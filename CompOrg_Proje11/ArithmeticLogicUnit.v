==> flow/design.v <==
module ArithmeticLogicUnit (A, B, Clock , FunSel , ALUOut , FlagsOut);
input wire [15:0] A;
input wire [15:0] B;
input wire Clock;
input wire [4:0] FunSel ;
output reg [15:0] ALUOut ;
output reg [3:0] FlagsOut;  
reg [15:0] temp;
always@ (posedge Clock) begin
    FlagsOut <= 4'b0;  
    temp <= 16'b0;
     case(FunSel)
           5'b00000: temp <= {8'b0, A[7:0]};  
           5'b00001: temp <= {8'b0, B[7:0]};  
           5'b00010: temp <= {8'b0, ~A[7:0]};  
           5'b00011: temp <= {8'b0, ~B[7:0]};  
           5'b00100: {FlagsOut[2], temp} <= {1'b0, A[7:0]} + {1'b0, B[7:0]};  
           5'b00101: {FlagsOut[2], temp} <= {1'b0, A[7:0]} + {1'b0, B[7:0]} + FlagsOut[2];  
           5'b00110: {FlagsOut[2], temp} <= {1'b0, A[7:0]} - {1'b0, B[7:0]};  
           5'b00111: temp <= {8'b0, A[7:0] & B[7:0]};  
           5'b01000: temp <= {8'b0, A[7:0] | B[7:0]};  
           5'b01001: temp <= {8'b0, A[7:0] ^ B[7:0]};  
           5'b01010: temp <= {8'b0, ~(A[7:0] & B[7:0])};  
           5'b01011: temp <= {7'b0, A[7:0]} << 1;  
           5'b01100: temp <= {7'b0, A[7:0]} >> 1;  
           5'b01101: temp <= {8'b0, A[7] , A[7:1]};  
           5'b01110: temp <= {A[6:0], FlagsOut[2]};  
           5'b01111: temp <= {FlagsOut[2], A[7], A[6:1]};  
           5'b10000: temp <= A;  
           5'b10001: temp <= B;  
           5'b10010: temp <= ~A;  
           5'b10011: temp <= ~B;  
           5'b10100: {FlagsOut[2], temp} <= A + B;  
           5'b10101: {FlagsOut[2], temp} <= A + B + FlagsOut[2];  
           5'b10110: {FlagsOut[2], temp} <= A - B;  
           5'b10111: temp <= A & B;  
           5'b11000: temp <= A | B;  
           5'b11001: temp <= A ^ B;  
           5'b11010: temp <= ~(A & B);  
           5'b11011: temp <= A << 1;  
           5'b11100: temp <= A >> 1;  
           5'b11101: temp <= $signed(A) >>> 1;  
           5'b11110: temp <= {A[14:0], FlagsOut[2]};  
           5'b11111: temp <= {FlagsOut[2], A[15], A[14:1]};  
           default: temp <= 16'bx;  
       endcase
       ALUOut <= temp;
       FlagsOut[3] <= (temp == 16'b0);  
       FlagsOut[1] <= temp[15];  
       if (FunSel == 5'b00100 || FunSel == 5'b10100) begin  
           FlagsOut[0] <= (A[15] ~^ B[15]) & (A[15] ^ temp[15]);
       end
       if (FunSel == 5'b00101 || FunSel == 5'b10101) begin  
           FlagsOut[0] <= (A[15] ~^ B[15] ~^ FlagsOut[2]) & (A[15] ^ temp[15]);
       end
       if (FunSel == 5'b00110 || FunSel == 5'b10110) begin  
           FlagsOut[0] <= (A[15] ^ B[15]) & (A[15] ^ temp[15]);
       end
       if (FunSel >= 5'b00000 && FunSel <= 5'b00110) begin
           FlagsOut[0] <= (A[7] ~^ B[7]) & (A[7] ^ temp[7]);
       end
       if (FunSel >= 5'b00111 && FunSel <= 5'b01111 || FunSel >= 5'b10111 && FunSel <= 5'b11111) begin
           FlagsOut[0] <= 0;
       end
   end
endmodule
[Tool chain data of ArithmeticLogicUnit]
Tool output for the design above, in the order of the flow.
Line numbers count from 1 in the design file above.
Cell names lack the library's common part.
A cell with -- has no value.
Design
  top: ArithmeticLogicUnit
  clock input: Clock
  library: sky130hd
  timing corner: tt_025C_1v80

[Word level]
Yosys after proc, flatten, opt, wreduce and memory -nomap, before mapping. Enables and synchronous resets that opt folds into registers are not counted as muxes. Memory bits, and registers merged into a memory's read port (data or address), are not among the register bits. Print and check cells are not counted. Equal cells are merged and count once.
Operators by class
  add/subtract/negate cells: 6
  order comparisons: 6
  equal/unequal tests: 31
  multiplexer cells: 6
  bitwise gates (word level): 22
  reduce/logical cells: 9
Operator list (count)
  case mux 16 bit (select 32 bit): 1
  == test 5 bit (second input constant): 16
  NOT 16 bit: 3
  == test 5 x 4 -> 1 bit (second input constant): 8
  NOT 8 bit: 3
  == test 5 x 3 -> 1 bit (second input constant): 4
  adder 16 x 16 -> 17 bit: 1
  subtractor 16 x 16 -> 17 bit: 1
  adder 17 x 1 -> 17 bit: 1
  AND 16 bit: 1
  bitwise OR 16 bit: 1
  XOR 16 bit: 1
  zero test 16 bit: 1
  == test 5 x 2 -> 1 bit (second input constant): 2
  adder 9 x 1 -> 10 bit: 1
  adder 8 x 8 -> 9 bit: 1
  subtractor 8 x 8 -> 9 bit: 1
  AND 8 bit: 1
  bitwise OR 8 bit: 1
  XOR 8 bit: 1
  case mux 1 bit (select 6 bit): 1
  greater-or-equal comparator 5 x 1 -> 1 bit (second input constant): 1
  == test 5 x 1 -> 1 bit (second input constant): 1
  greater-or-equal comparator 5 x 3 -> 1 bit (second input constant): 1
  <= comparator 5 x 3 -> 1 bit (second input constant): 1
  <= comparator 5 x 4 -> 1 bit (second input constant): 1
  greater-or-equal comparator 5 bit (second input constant): 1
  <= comparator 5 bit (second input constant): 1
Not listed: further kinds 7, cells in them 22.
Storage and ports
  flip-flop bits (word level): 36
  output and inout port bits: 20
  elaborated cells: 84

[Logic depth]
Longest topological path by Yosys (ltp), each cell counted once; first at word level (registers and memories cut), then after technology mapping (sequential cells cut; the memories' decode and read muxes count).
Depth
  word-level depth: 6
  ABC_AREA: 0
  gate-level depth with buffers: 13

[After synthesis]
Source: synth_stat.txt of the flow (Yosys; design flattened, memories mapped). It holds for the ABC_AREA given above (unset counts as 0); a run with the other value may have another netlist.
The area totals of this step are shown rounded.
Cells by type
  dfxtp_1: count 35, area in all 700.672 sq um
  ha_1: count 54, area in all 675.648 sq um
  nor2_1: count 69, area in all 258.998 sq um
  xnor2_1: count 28, area in all 245.235 sq um
  nand2_1: count 60, area in all 225.216 sq um
  o21ai_0: count 44, area in all 220.211 sq um
  a21oi_1: count 43, area in all 215.206 sq um
  inv_1: count 45, area in all 168.912 sq um
  xor2_1: count 18, area in all 157.651 sq um
  nor3_1: count 26, area in all 130.125 sq um
  nand3_1: count 25, area in all 125.12 sq um
  clkbuf_1: count 31, area in all 116.362 sq um
  a221oi_1: count 10, area in all 87.584 sq um
  mux2i_1: count 8, area in all 80.077 sq um
  a31oi_1: count 11, area in all 68.816 sq um
  a211oi_1: count 9, area in all 67.565 sq um
  a22oi_1: count 9, area in all 67.565 sq um
  o21bai_1: count 9, area in all 67.565 sq um
Other cell types: 63; their cells: 167.
Synthesis totals
  cell count: 701
  cell area after synthesis: 0.0051 sq mm
  sequential part of the area: 0.000701 sq mm
  flip-flop cells: 35
  buffer cells: 46

[Worst setup path after synthesis]
OpenSTA on the mapped netlist: ideal clock, no wires. The path of least setup slack (recovery checks aside). Input and output delay are each 20% of the period. Register names are those of the netlist, which keeps one name where synthesis merged equal registers.
Path post-synthesis
  path type: input-to-reg
  from: input A[7]
  to: register temp[14]
  period: 5890 ps
  input delay: 1178 ps
  time at the first pin: 1178 ps
  arrival: 3546 ps
  required time: 5753 ps
  setup slack: 2207 ps
  delay of the path: 2505 ps
  stages on the path: 12
  buffers on the path: 1
  synthesis period reached: 3683 ps
"delay of the path" is the arrival time less input delay plus setup time.
"stages on the path" counts driving pins, that of a launching flip-flop among them; a cell with two outputs on the path counts twice.
"synthesis period reached" = period - worst setup slack (recovery checks aside). The figure is calculated, with input and output delays left at 20% of the set period.
The rows between start and end are the longest chain of elaborated cells between them; the timing report does not say that the signal goes this way. Where chains are equally long, one stands for them.
Each line given opens the expression or statement behind the cell; cells for indexed reads and writes are added by Yosys, which also makes memories of some case tables.
A register here has more assigning lines than the two given.
Between the ends, post-synthesis
  cells stage by stage: clkbuf_1 inv_1 ha_1 a21oi_1 o21ai_0 or2_2 o211ai_2 nor4b_4 nand4_1 nor3_1 xor2_1 o221ai_1
  cells in the longest elaborated chain: 3
RTL lines, path post-synthesis
  start, declared: RTL line 2  | input wire [15:0] A;
  adder 16 x 16 -> 17 bit: RTL line 34  | 5'b10101: {FlagsOut[2], temp} <= A + B + FlagsOut[2];
  adder 17 x 1 -> 17 bit: RTL line 34
  case mux 16 bit (select 32 bit): RTL line 12  | case(FunSel)
  end, assigned: RTL line 13  | 5'b00000: temp <= {8'b0, A[7:0]};
  end, assigned: RTL line 14  | 5'b00001: temp <= {8'b0, B[7:0]};
  end, declared: RTL line 8  | reg [15:0] temp;

[Path in the finished layout]
Path of least setup slack in the final report of run 2 (OpenROAD, finished layout, wires in). Where an end is a register, its clock arrival counts in the times.
The path's times are printed in steps of 10 ps; the period is the one set.
Path after layout
  path type: input-to-reg
  from: input A[2]
  to: register FlagsOut[2]
  period: 3080 ps
  input delay: 620 ps
  time at the first pin: 620 ps
  arrival: 3280 ps
  required time: 3230 ps
  setup slack: -50 ps
  stages on the path: 13
  buffers on the path: 3
The rows between start and end are the longest chain of elaborated cells between them; the timing report does not say that the signal goes this way. Where chains are equally long, one stands for them.
Between the ends, after layout
  cells stage by stage: clkdlybuf4s15_2 ha_2 or2_4 o221a_4 buf_6 o311ai_4 o211ai_2 nor4b_4 nand4_1 buf_6 nor4_4 a211o_1 nand4b_1
  cells in the longest elaborated chain: 3
RTL lines, path after layout
  start, declared: RTL line 2  | input wire [15:0] A;
  adder 16 x 16 -> 17 bit: RTL line 34  | 5'b10101: {FlagsOut[2], temp} <= A + B + FlagsOut[2];
  adder 17 x 1 -> 17 bit: RTL line 34
  case mux 1 bit (select 6 bit): RTL line 12  | case(FunSel)
  end, assigned: RTL line 10  | FlagsOut <= 4'b0;
  end, declared: RTL line 7  | output reg [3:0] FlagsOut;

Subject: ArithmeticLogicUnit on sky130hd, stored results

Hello all,

Design ArithmeticLogicUnit on sky130hd. What follows are 2 stored runs of the flow, each under its own settings; their order means nothing. The constraints put input and output delay at 20% of the set period each and load the outputs with 0.01 pF.
By "clock period reached" is meant the clock period of the run minus its worst setup slack. This is arithmetic on one report: input and output delays are still those of the set period (20% each).
"worst setup path time" means the part of the period allowed to the worst setup path (the constraints hold back 20% at inputs and 20% at outputs) less its slack; where the path has registers, the arrival times of their clocks count too.
"total power after layout": no workload was simulated; the value follows from the tool's default switching activity.
"worst setup path time" is given in steps of 10 ps.
Measured values are rounded.

==> run 1: settings <==
{ "period_ns": 2.15, "CORE_UTILIZATION": 53, "SETUP_SLACK_MARGIN": -0.16, "PLACE_DENSITY_LB_ADDON": 0.08, "HOLD_SLACK_MARGIN": -0.01, "CORE_MARGIN": 6, "CELL_PAD_IN_SITES_GLOBAL_PLACEMENT": 2, "ABC_AREA": 1, "GPL_TIMING_DRIVEN": 0, "GPL_ROUTABILITY_DRIVEN": 0, "CTS_CLUSTER_DIAMETER": 337, "CAP_MARGIN": 30, "SLEW_MARGIN": 35 }
==> run 1: results <==
did not finish, placement stopped with FLW-0024

==> run 2: settings <==
{ "period_ns": 3.08, "CORE_UTILIZATION": 43, "PLACE_DENSITY_LB_ADDON": 0.07, "CELL_PAD_IN_SITES_GLOBAL_PLACEMENT": 2, "GPL_TIMING_DRIVEN": 1, "CTS_CLUSTER_SIZE": 59, "CAP_MARGIN": 20, "CORE_MARGIN": 2, "SLEW_MARGIN": 20 }
==> run 2: results <==
worst setup path time: 2,510 ps
critical path type: input-to-reg
standard-cell area after routing: 0.00767 sq mm
setup total negative slack: -59 ps
clock period reached: 3,126 ps
total power after layout: 2.52 mW
die area: 0.0127 sq mm
worst setup slack after layout: -46 ps
lowest hold slack: 350 ps
utilization in the final report: 66.6 %
area of the synthesized netlist: 0.0051 sq mm

Thanks
